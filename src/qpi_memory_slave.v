==> flow/design.v <==
module qpi_memory_slave (   main_clock,
                            sck, cs, io,
                            addr,
                            write_data,
                            write_data_flag,
                            read_data,
                            read_data_flag
);
    parameter ADDR_BYTES = 3;
    parameter READ_DUMMY_CYCLES = 8;
    input  wire main_clock;
    input  wire sck;
    input  wire cs;
    inout  wire [3:0] io;
    output wire [ADDR_BYTES*8-1:0] addr;
    output wire [7:0] write_data;
    output reg        write_data_flag = 0;
    input wire [7:0]  read_data;
    output reg        read_data_flag = 0;
    reg [7:0]  command = 0;
    reg [ADDR_BYTES*8-1:0] address = 0;
    reg [7:0]  data = 0;
    reg [4:0]  counter = 0;
    parameter WRITE_CMD='d0, WRITE_ADDR='d1, WRITE_DATA='d2, READ_DATA=3'd3, READ_DUMMY='d4, IDLE='d5, ERR = 'd6;
    reg [2:0] state = WRITE_CMD;
    parameter SINGLE_MODE = 0, DOUBLE_MODE=1, QUAD_MODE=2;
    reg [1:0] iomode = SINGLE_MODE;
    parameter CMD_SINGLE_WRITE = 8'h02, CMD_SINGLE_READ = 8'h03,
              CMD_DOUBLE_READ = 8'h3B,  CMD_DOUBLE_WRITE = 8'h3A,
              CMD_QUAD_READ = 8'hEB,    CMD_QUAD_WRITE = 8'h38;
    reg iostate_output = 1'b0;
    assign addr = address;	
    assign write_data = data;
    reg first_data_byte;
    reg prev_cs = 1'b1;
    reg prev_sck = 1'b0;
    wire [3:0] outwire;
    wire [3:0] inwire = io;
    wire si = io[0];
    assign io = (!iostate_output) ? 4'bz : 
            (iomode == SINGLE_MODE) ? {1'bz, 1'bz, outwire[0], 1'bz} :
            (iomode == DOUBLE_MODE) ? {1'bz, 1'bz, outwire[1], outwire[0]} :
            (iomode == QUAD_MODE) ? {outwire[3], outwire[2], outwire[1], outwire[0]} :
            4'bz;
    assign outwire = (iomode == SINGLE_MODE) ? {1'bz, 1'bz, 1'bz, data[7]} :
                     (iomode == DOUBLE_MODE) ? {1'bz, 1'bz, data[7], data[6]} :
                     (iomode == QUAD_MODE) ? {data[7], data[6], data[5], data[4]} : 4'bz;
    wire [4:0] data_counter = (iomode == SINGLE_MODE) ? 5'd8 : (iomode == DOUBLE_MODE) ? 5'd4 : (iomode == QUAD_MODE) ? 5'd2 : 5'd8;
    always @ (posedge main_clock) begin
        if (cs) begin
            iomode <= SINGLE_MODE;
            state <= WRITE_CMD;
            iostate_output = 1'b0;
            first_data_byte <= 1'b0;
            counter <= 0;
            command <= 0;
            data <= 0;
            address <= 0;
            write_data_flag <= 1'b0;
            read_data_flag <= 1'b0;
        end else if (!cs) begin
            if (prev_cs) begin
                iomode <= SINGLE_MODE;
                state <= WRITE_CMD;
                iostate_output = 1'b0;
                first_data_byte <= 1'b1;
                counter <= 0;
                command <= 0;
                data <= 0;
                address <= 0;
                write_data_flag <= 1'b0;
                read_data_flag <= 1'b0;
            end else if ((!sck) && prev_sck) begin
                case (state)
                    WRITE_DATA : begin
                        if (counter == data_counter) begin
                            write_data_flag <= 1'b1;
                            counter <= 0;
                            first_data_byte <= 1'b0;
                        end
                    end
                    READ_DUMMY : begin
                        if (counter == READ_DUMMY_CYCLES) begin
                            data <= read_data;
                            state <= READ_DATA;
                            iostate_output <= 1'b1;
                            counter <= 0;
                        end else if (counter == 1) begin
                            read_data_flag <= 1'b1;
                        end
                    end
                    READ_DATA : begin
                        if (counter == 1) begin
                            read_data_flag <= 1'b1;
                        end
                        if (counter == data_counter) begin
                            data <= read_data;
                            counter <= 0;
                        end else begin
                            case (iomode)
                                SINGLE_MODE :
                                    data    <= {data[6:0], 1'b0};
                                DOUBLE_MODE :
                                    data    <= {data[5:0], 1'b0, 1'b0};
                                QUAD_MODE :
                                    data    <= {data[3:0], 1'b0, 1'b0, 1'b0, 1'b0};
                            endcase 
                        end
                    end
                endcase
            end else if (sck && (!prev_sck)) begin
                case (state)
                    WRITE_CMD : begin
                        case (counter)
                            7 : begin
                                case ({command[6:0], si})
                                    CMD_SINGLE_READ, CMD_SINGLE_WRITE,
                                    CMD_DOUBLE_READ, CMD_DOUBLE_WRITE,
                                    CMD_QUAD_READ,   CMD_QUAD_WRITE :
                                        state <= WRITE_ADDR;
                                    default :
                                        state <= ERR;
                                endcase
                                counter <= 0;
                            end
                            default: begin
                                counter <= counter + 5'd1;
                            end
                        endcase
                        command <= {command[6:0], si};
                    end
                    WRITE_ADDR : begin
                        case (counter)
                            ADDR_BYTES * 8 - 1 : begin
                                case (command)
                                    CMD_SINGLE_WRITE : begin	 
                                        state <= WRITE_DATA;
                                        iomode <= SINGLE_MODE;
                                    end
                                    CMD_SINGLE_READ : begin	 
                                        state <= READ_DUMMY;
                                        iomode <= SINGLE_MODE;
                                    end
                                    CMD_DOUBLE_WRITE : begin	 
                                        state <= WRITE_DATA;
                                        iomode <= DOUBLE_MODE;
                                    end
                                    CMD_DOUBLE_READ : begin	 
                                        state <= READ_DUMMY;
                                        iomode <= DOUBLE_MODE;
                                    end
                                    CMD_QUAD_WRITE : begin	 
                                        state <= WRITE_DATA;
                                        iomode <= QUAD_MODE;
                                    end
                                    CMD_QUAD_READ : begin	     
                                        state <= READ_DUMMY;
                                        iomode <= QUAD_MODE;
                                    end
                                endcase
                                counter <= 0;
                            end
                            default : begin
                                counter <= counter + 5'd1;
                            end
                        endcase
                        address <= {address[(ADDR_BYTES*8-2):0], si};
                    end
                    WRITE_DATA : begin
                        if (counter == 0 && !first_data_byte)
                            address <= address + 1'b1;
                        if (counter == 0)
                            write_data_flag <= 1'b0;
                        counter <= counter + 5'd1;
                        case (iomode)
                            SINGLE_MODE :
                                data    <= {data[6:0], si};
                            DOUBLE_MODE :
                                data    <= {data[5:0], io[1], io[0]};
                            QUAD_MODE :
                                data    <= {data[3:0], io[3], io[2], io[1], io[0]};
                        endcase
                    end
                    READ_DUMMY : begin
                        read_data_flag <= 1'b0;
                        counter <= counter + 5'd1;
                    end
                    READ_DATA : begin
                        read_data_flag <= 1'b0;
                        if (counter == 0) begin
                            address <= address + 1'b1;
                        end
                        counter <= counter + 5'd1;
                    end
                endcase
            end
        end
        prev_cs  <= cs;
        prev_sck <= sck;
    end
endmodule
Reports on qpi_memory_slave. What the tools print for qpi_memory_slave, step after step. Line numbers count from 1 in the design file above. The mark - stands for no value.

Top: qpi_memory_slave. Clock input: main_clock. Standard-cell library: sky130hd. Library corner: tt_025C_1v80.

After elaboration. Yosys after proc, flatten, opt, wreduce and memory -nomap, before mapping. Memory bits, and registers merged into a memory's read port (data or address), are not among the register bits. Print and check cells are not counted. Equal cells are merged and count once.

The entry for elaborated cells reads 147. For bits in registers the number is 56. Under output and inout bits stands 38. Bits of input ports: 11.

The entry for reductions and logical operators reads 41. For add/sub/neg operators the number is 2. For bitwise logic cells the number is 1. Under equal/unequal tests stands 37. The entry for multiplexer cells reads 54.

Operators by type and width (count): parallel mux 24 bit (select 3 bit) (1); equality test 8 x 6 -> 1 bit (second input constant) (6); parallel mux 8 bit (select 3 bit) (2); 2-to-1 mux 24 bit (2); 2-to-1 mux 8 bit (5); 2-to-1 mux 4 bit (9); equality test 8 x 2 -> 1 bit (second input constant) (4); 2-to-1 mux 5 bit (6); adder 24 x 1 -> 24 bit (second input constant) (1); 2-to-1 mux 3 bit (7); equality test 8 bit (second input constant) (2); parallel mux 8 bit (select 2 bit) (1); AND reduction 5 bit (3); parallel mux 5 bit (select 3 bit) (1); 2-to-1 mux 1 bit (15); nonzero test 2 bit (7); OR reduction 2 bit (6); inequality test 3 bit (second input constant) (4); parallel mux 3 bit (select 2 bit) (2); parallel mux 5 bit (select 2 bit) (1); AND reduction 3 bit (3); nonzero test 3 bit (3); OR reduction 3 bit (3); AND reduction 4 bit (2); nonzero test 4 bit (2); AND reduction 7 bit (1); inequality test 2 x 1 -> 1 bit (second input constant) (3); equality test 3 x 2 -> 1 bit (second input constant) (2).

Other operator kinds: 25; their cells: 31.

Longest topological paths. Yosys ltp: most cells in a row. Word level: on the elaborated netlist, between registers, memories and ports. Mapped: between sequential cells and ports; inverters and the memories' decode and read muxes count.

The figure for depth after elaboration is 14. Under ABC_AREA stands 1. For gate-level depth with buffers the number is 14. Mapped depth without buffers: 14.

After synthesis. Source: synth_stat.txt of the flow (Yosys; design flattened, memories mapped). It holds for the ABC_AREA given above (unset counts as 0); a run with the other value may have another netlist. Totals and module areas in this step are rounded.

For sequential part of the area the number is 1100 um^2. The figure for cell area after synthesis is 3860 um^2. Cells in the netlist: 649. The entry for buffers reads 20. The figure for flip-flops is 55.

Cells by type: sky130_fd_sc_hd__dfxtp_1 (count 55, area in all 1.1E+03 um^2); sky130_fd_sc_hd__nand2_1 (count 180, area in all 675.648 um^2); sky130_fd_sc_hd__nor2_1 (count 110, area in all 412.896 um^2); sky130_fd_sc_hd__inv_1 (count 76, area in all 285.274 um^2); sky130_fd_sc_hd__nand3_1 (count 52, area in all 260.25 um^2); sky130_fd_sc_hd__a21oi_1 (count 42, area in all 210.202 um^2); sky130_fd_sc_hd__o21ai_0 (count 32, area in all 160.154 um^2); sky130_fd_sc_hd__ha_1 (count 11, area in all 137.632 um^2); sky130_fd_sc_hd__a21oi_2 (count 7, area in all 61.309 um^2); sky130_fd_sc_hd__nand4_1 (count 9, area in all 56.304 um^2); sky130_fd_sc_hd__o211ai_1 (count 7, area in all 52.55 um^2); sky130_fd_sc_hd__o22ai_1 (count 8, area in all 50.048 um^2); sky130_fd_sc_hd__buf_2 (count 8, area in all 40.038 um^2); sky130_fd_sc_hd__nand3b_1 (count 5, area in all 37.536 um^2); sky130_fd_sc_hd__clkbuf_1 (count 8, area in all 30.029 um^2); sky130_fd_sc_hd__xor2_1 (count 3, area in all 26.275 um^2); sky130_fd_sc_hd__nor3_1 (count 5, area in all 25.024 um^2); sky130_fd_sc_hd__buf_6 (count 2, area in all 22.522 um^2).

Not listed: further types 16, cells in them 29.

Timing after synthesis. Path of least setup slack by OpenSTA after synthesis, without wires, with an ideal clock, recovery checks aside; 20% of the period is set as input and as output delay. Where synthesis merged equal registers, the netlist keeps one of their names.

Path kind: in2reg. Start point: input port sck. End point: register iomode[0]. Under path delay stands 1.319 ns. Time at the first pin: 0.542 ns. Clock period: 2.71 ns. Driving pins on the path: 8. The entry for data required time reads 2.592 ns. Buffers on the path: 2. Library setup time: 0.118 ns. Under arrival time stands 1.743 ns. Under input delay stands 0.542 ns. Under path slack stands 0.848 ns. The figure for period reached after synthesis is 1.862 ns.

"path delay" is the arrival time less input delay plus setup time. "driving pins on the path": output pins that drive a net of the path, with the launching flip-flop's if there is one; two outputs of one cell count as two. "period reached after synthesis" = period - worst setup slack (recovery checks aside). The figure is calculated, with input and output delays left at 20% of the set period. The rows between start and end are the longest chain of elaborated cells between them; the timing report does not say that the signal goes this way. Where chains are equally long, one stands for them. A line is the first line of the expression or statement that the cell stems from. Yosys adds cells for indexed reads and writes and turns some case tables into memories. At most two assigning lines are given for a register; there are more.

Path through: sky130_fd_sc_hd__inv_1 -> sky130_fd_sc_hd__ha_1 -> sky130_fd_sc_hd__buf_2 -> sky130_fd_sc_hd__buf_2 -> sky130_fd_sc_hd__nor4_1 -> sky130_fd_sc_hd__nand2_1 -> sky130_fd_sc_hd__o21ai_1 -> sky130_fd_sc_hd__a21oi_1. For length of the longest elaborated chain the number is 4. Under elaborated cells between the ends (all ways) stands 5. Under RTL lines with such cells stands 2. Classes of those cells: logic (1); reduce/logical (4).

Ends and longest elaborated chain, post-synthesis: start, declared (RTL line 12) `input  wire sck;`; logical NOT 1 bit (RTL line 73) `end else if ((!sck) && prev_sck) begin`; logical AND 1 bit (RTL line 73); NOT 1 bit; AND reduction 5 bit; end, assigned (RTL line 51) `iomode <= SINGLE_MODE;`; end, assigned (RTL line 63) `iomode <= SINGLE_MODE;`; end, declared (RTL line 27) `reg [1:0] iomode = SINGLE_MODE;`.

Timing after layout. From the final timing report of run 1: the path of least setup slack in the routed layout; clock arrival at registers is part of the times.

Path kind: reg2out. Start point: register iomode[0]. End point: output port io[0]. Under arrival time stands 1.42 ns. Driving pins on the path: 8. Under path slack stands 0.12 ns. Buffers on the path: 3. Clock period: 1.93 ns. Time at the first pin: 0.30 ns. Output delay: 0.39 ns. The entry for data required time reads 1.54 ns.

The rows between start and end are the longest chain of elaborated cells between them; the timing report does not say that the signal goes this way. Where chains are equally long, one stands for them. At most two assigning lines are given for a register; there are more.

Path through: sky130_fd_sc_hd__dfxtp_2 -> sky130_fd_sc_hd__buf_6 -> sky130_fd_sc_hd__ha_4 -> sky130_fd_sc_hd__nand2_2 -> sky130_fd_sc_hd__nand2_1 -> sky130_fd_sc_hd__nor2_1 -> sky130_fd_sc_hd__buf_4 -> sky130_fd_sc_hd__buf_6. For length of the longest elaborated chain the number is 7. Under elaborated cells between the ends (all ways) stands 9. Classes of those cells: eq/ne (2); mux (6); reduce/logical (1).

Ends and longest elaborated chain, after layout: start, declared (RTL line 27) `reg [1:0] iomode = SINGLE_MODE;`; start, assigned (RTL line 51) `iomode <= SINGLE_MODE;`; start, assigned (RTL line 63) `iomode <= SINGLE_MODE;`; equality test 2 x 1 -> 1 bit (RTL line 46) `(iomode == DOUBLE_MODE) ? {1'bz, 1'bz, data[7], data[6]} :`; 2-to-1 mux 4 bit (RTL line 46); 2-to-1 mux 4 bit (RTL line 45) `assign outwire = (iomode == SINGLE_MODE) ? {1'bz, 1'bz, 1'bz, data[7]} :`; 2-to-1 mux 4 bit (RTL line 43) `(iomode == QUAD_MODE) ? {outwire[3], outwire[2], outwire[1], outwire[0]} :`; 2-to-1 mux 4 bit (RTL line 42) `(iomode == DOUBLE_MODE) ? {1'bz, 1'bz, outwire[1], outwire[0]} :`; 2-to-1 mux 4 bit (RTL line 41) `(iomode == SINGLE_MODE) ? {1'bz, 1'bz, outwire[0], 1'bz} :`; 2-to-1 mux 4 bit (RTL line 40) `assign io = (!iostate_output) ? 4'bz :`; end, declared (RTL line 14) `inout  wire [3:0] io;`.

## Implementation results

Record of 2 stored runs of the RTL-to-layout flow on qpi_memory_slave, platform sky130hd. The runs are unordered. Constraints: input delay and output delay 20% of the set period each, output load 0.01 pF. By "time of the worst setup path" is meant the share of the clock period that the worst setup path is allowed (20% is reserved at inputs, 20% at outputs), minus its slack. Clock arrival times at its registers enter into it. By "total design power" is meant OpenSTA's value without simulated activity: inputs other than the clock are taken to toggle once in ten clock periods, and the tool carries that through the logic. The measured numbers are rounded.

Files of run 1:
==> flow/run.sh <==
#!/bin/bash
# the make line also repeats the synthesis and layout settings of config.mk as NAME=value (left out here)
make -C /OpenROAD-flow-scripts/flow DESIGN_CONFIG=/design/flow/config.mk WORK_HOME=/design/flow/orfs CLKGATE_MAP_FILE= finish
==> flow/config.mk <==
export PLATFORM = sky130hd
export DESIGN_NAME = qpi_memory_slave
export DESIGN_NICKNAME = qpi_memory_slave
export VERILOG_FILES = /design/flow/design.v
export SDC_FILE = /design/flow/constraint.sdc
export NUM_CORES = 4
export LEC_CHECK = 0
export ABC_AREA = 1
export CAP_MARGIN = 15
export CELL_PAD_IN_SITES_DETAIL_PLACEMENT = 0
export CELL_PAD_IN_SITES_GLOBAL_PLACEMENT = 2
export CORE_ASPECT_RATIO = 0.61
export CORE_MARGIN = 2
export CORE_UTILIZATION = 29
export CTS_CLUSTER_DIAMETER = 22
export GPL_TIMING_DRIVEN = 1
export MAX_ROUTING_LAYER = met4
export MIN_ROUTING_LAYER = met1
export PLACE_DENSITY_LB_ADDON = 0.19
export SETUP_SLACK_MARGIN = 0.06
export SLEW_MARGIN = 25
==> flow/constraint.sdc <==
create_clock -name core_clock -period 1.93 [get_ports {main_clock}]
set_input_delay 0.3860 -clock core_clock [delete_from_list [all_inputs] [get_ports {main_clock}]]
set_output_delay 0.3860 -clock core_clock [all_outputs]
set_load 0.01 [all_outputs]

Results of run 1. The measured post-synthesis cell area is 3860 um^2. The die size is 14300 um^2. The time of the worst setup path is 1.42 ns. Worst setup path type: reg2out. The setup slack of the worst path stands at 0.119 ns. For the standard-cell area after layout the run shows 5210 um^2. The total design power stands at 2.47 mW.

Files of run 2:
==> flow/run.sh <==
#!/bin/bash
# the make line also repeats the synthesis and layout settings of config.mk as NAME=value (left out here)
make -C /OpenROAD-flow-scripts/flow DESIGN_CONFIG=/design/flow/config.mk WORK_HOME=/design/flow/orfs CLKGATE_MAP_FILE= finish
==> flow/config.mk <==
export PLATFORM = sky130hd
export DESIGN_NAME = qpi_memory_slave
export DESIGN_NICKNAME = qpi_memory_slave
export VERILOG_FILES = /design/flow/design.v
export SDC_FILE = /design/flow/constraint.sdc
export NUM_CORES = 4
export LEC_CHECK = 0
export CAP_MARGIN = 20
export CELL_PAD_IN_SITES_DETAIL_PLACEMENT = 2
export CORE_ASPECT_RATIO = 1.26
export CORE_MARGIN = 9
export CORE_UTILIZATION = 51
export CTS_CLUSTER_DIAMETER = 189
export GPL_TIMING_DRIVEN = 0
export MIN_ROUTING_LAYER = met1
export PLACE_DENSITY_LB_ADDON = 0.09
export SLEW_MARGIN = 15
==> flow/constraint.sdc <==
create_clock -name core_clock -period 2.9 [get_ports {main_clock}]
set_input_delay 0.5800 -clock core_clock [delete_from_list [all_inputs] [get_ports {main_clock}]]
set_output_delay 0.5800 -clock core_clock [all_outputs]
set_load 0.01 [all_outputs]

Outcome of run 2: did not finish, placement stopped with DPL-0033.
