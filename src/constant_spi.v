==> flow/design.v <==
module constant_spi(main_clock, sck, cs, so, status);
    input  wire main_clock;
    output reg [7:0] status;
    input  wire sck;
    input  wire cs;
    output  wire so;
    reg prev_cs = 1'b1;
    reg prev_sck = 1'b0;
    reg [7:0] data;
    assign so = !cs ? data[7] : 1'bz;
    always @ (posedge main_clock) begin
        if (cs) begin
            data <= 8'hAB;
	    status <= 0;
        end else if (!cs) begin
            if (prev_sck & ~sck) begin
                data <= {data[6:0], data[7]};
                status <= status + 1;
            end
        end
        prev_cs <= cs;
        prev_sck <= sck;
    end
endmodule
Step by step through the tools: constant_spi

The steps from the RTL of constant_spi to its reports follow in flow order.
Lines are those of the file above, counted from 1.
Operators carry their Yosys type and port widths (W data, S select, Z words).
Library cell names are shortened.
Not given: -

Top: constant_spi
Clock: main_clock
Cell library: sky130hd
Library corner: tt_025C_1v80

Word level

Source: Yosys, flattened and elaborated, memories not mapped. Widths are those after wreduce; folded enables and synchronous resets count as part of the registers. Registers that Yosys merges into a memory's read port (data or address) are not register bits. Print and check cells do not count. Equal cells are merged and count once.

Register bits: 17
Input bits: 3
Output and inout bits: 9

$add $sub $neg: 1
Multiplexer cells: 1
Bitwise gates (word level): 2

Operators with widths:

| kind                  | count |
| $add A8 B1 Y8 const B | 1 |
| $and A1 B1 Y1         | 1 |
| $not A1 Y1            | 1 |
| $mux W1               | 1 |

Longest topological paths

Longest topological path by Yosys (ltp), each cell counted once; first at word level (registers and memories cut), then after technology mapping (sequential cells cut; the memories' decode and read muxes count).

Depth in word-level cells: 2
ABC_AREA: 0
Depth in mapped cells: 4
Mapped depth without buffers: 4

After synthesis

Source: synth_stat.txt of the flow (Yosys; design flattened, memories mapped). It holds for the ABC_AREA given above (unset counts as 0); a run with the other value may have another netlist.

Cell types:

| cell type | count |
| dfxtp_1   | 17 |
| nand2_1   | 19 |
| nand3b_1  | 6 |
| a21oi_1   | 8 |
| xnor2_1   | 2 |
| o31ai_1   | 2 |
| or4_1     | 2 |
| nand2b_4  | 1 |
| ha_1      | 1 |
| nand4_1   | 2 |
| nor2b_1   | 2 |
| or3_1     | 2 |
| mux2_2    | 1 |
| nor2_1    | 3 |
| nand3_2   | 1 |
| o21ai_0   | 2 |
| nand4b_1  | 1 |
| clkbuf_1  | 2 |

Other cell types: 3; their cells: 3.

Standard cells after synthesis: 77
Synthesis area: 0.0006807 mm²
Sequential part of the area: 0.0003403 mm²
Mapped flip-flops: 17

Path before layout

Source: OpenSTA report_checks on the synthesized netlist (no wires, ideal clock, input and output delay 20% of the period each), path of least setup slack; recovery checks are left aside. Register names are those of the netlist, which keeps one name where synthesis merged equal registers.

Kind: reg2reg
Start: register status[0]
End: register status[6]
Clock period: 1.57 ns
Library setup time: 0.071 ns
Data arrival time: 1.195 ns
Data required time: 1.499 ns
Path slack: 0.304 ns
Path delay: 1.266 ns
Stages: 5
Buffers on the path: 0
Synthesis period reached: 1.266 ns

"path delay" is the arrival time less input delay plus setup time.
"stages" counts driving pins, that of a launching flip-flop among them; a cell with two outputs on the path counts twice.
"synthesis period reached" is the clock period less the worst setup slack; recovery checks do not enter. This is arithmetic on one report: input and output delays are still those of the set period (20% each).
Between the ends stands the longest chain of elaborated cells between them, by number of cells; it is not shown to be the way that was timed. Of several equally long chains one is given.
A line is the first line of the expression or statement that the cell stems from. Yosys adds cells for indexed reads and writes and turns some case tables into memories.

Path through: dfxtp_1 -> ha_1 -> nand4b_1 -> or3_1 -> a21oi_1
Cells in the longest elaborated chain: 1
Elaborated cells on any way between the ends: 1
Source lines of those cells: 1
Those cells by class: add/sub: 1

RTL lines, path post-synthesis:

| item          | line | RTL |
| from (decl)   | 3    | `output reg [7:0] status;` |
| from (assign) | 14   | `status <= 0;` |
| from (assign) | 18   | `status <= status + 1;` |
| $add A8 B1 Y8 | 18   |  |
| to (assign)   | 14   |  |
| to (assign)   | 18   |  |
| to (decl)     | 3    |  |

Worst path after layout

Path of least setup slack in the final report of record 1 (OpenROAD, finished layout, wires in). Where an end is a register, its clock arrival counts in the times.

Kind: reg2reg
Start: register status[1]
End: register status[7]
Clock period: 1.25 ns
Library setup time: 0.05 ns
Data arrival time: 1.41 ns
Data required time: 1.50 ns
Path slack: 0.08 ns
Stages: 4
Buffers on the path: 0

Between the ends stands the longest chain of elaborated cells between them, by number of cells; it is not shown to be the way that was timed. Of several equally long chains one is given.

Path through: dfxtp_4 -> nand3_4 -> or4_4 -> a21oi_2
Cells in the longest elaborated chain: 1
Elaborated cells on any way between the ends: 1
Source lines of those cells: 1
Those cells by class: add/sub: 1

RTL lines, path post-layout:

| item          | line | RTL |
| from (decl)   | 3    | `output reg [7:0] status;` |
| from (assign) | 14   | `status <= 0;` |
| from (assign) | 18   | `status <= status + 1;` |
| $add A8 B1 Y8 | 18   |  |
| to (assign)   | 14   |  |
| to (assign)   | 18   |  |
| to (decl)     | 3    |  |

Record of 2 stored runs of the RTL-to-layout flow on constant_spi, platform sky130hd. The runs are unordered. Constraints: input delay and output delay 20% of the set period each, output load 0.01 pF.
"achieved clock period" = clock period - worst setup slack. The figure is calculated, with input and output delays left at 20% of the set period.
"worst setup path time": the worst setup path's part of the clock period (all of it between registers, 20% less for each end at a port) less its slack. A launch clock that arrives late makes it longer, a capture clock that arrives late makes it shorter.
By "power consumption" is meant OpenSTA's value without simulated activity: inputs other than the clock are taken to toggle once in ten clock periods, and the tool carries that through the logic.
A setting shown as -- is not set for that run.
A result given as -- is not shown for that run.

| setting or result                            | record 1  | record 2 |
| period_ns                                    | 1.25      | 2.08     |
| CORE_UTILIZATION                             | 34        | 49       |
| SETUP_SLACK_MARGIN                           | 0.37      | 0.11     |
| PLACE_DENSITY_LB_ADDON                       | 0.09      | --       |
| CORE_MARGIN                                  | 6         | 2        |
| GPL_ROUTABILITY_DRIVEN                       | 1         | --       |
| CTS_CLUSTER_DIAMETER                         | 197       | 237      |
| CAP_MARGIN                                   | 30        | 20       |
| MIN_ROUTING_LAYER                            | met2      | --       |
| SLEW_MARGIN                                  | 20        | 20       |
| CELL_PAD_IN_SITES_GLOBAL_PLACEMENT           | --        | 3        |
| CELL_PAD_IN_SITES_DETAIL_PLACEMENT           | --        | 0        |
| ABC_AREA                                     | --        | 1        |
| standard-cell area of the final layout (mm²) | 0.0011123 | --       |
| worst hold slack in the final report (ns)    | 0.333     | --       |
| summed negative setup slack (ns)             | 0.000     | --       |
| final utilization (%)                        | 61.7      | --       |
| die area (mm²)                               | 0.0032194 | --       |
| power consumption (uW)                       | 1024      | --       |
| achieved clock period (ns)                   | 1.167     | --       |
| worst setup path time (ns)                   | 1.17      | --       |
| worst setup path type                        | reg2reg   | --       |
| worst setup slack after layout (ns)          | 0.083     | --       |
| post-synthesis cell area (mm²)               | 0.0006807 | --       |

Record 2: unfinished; error GPL-0301 in placement
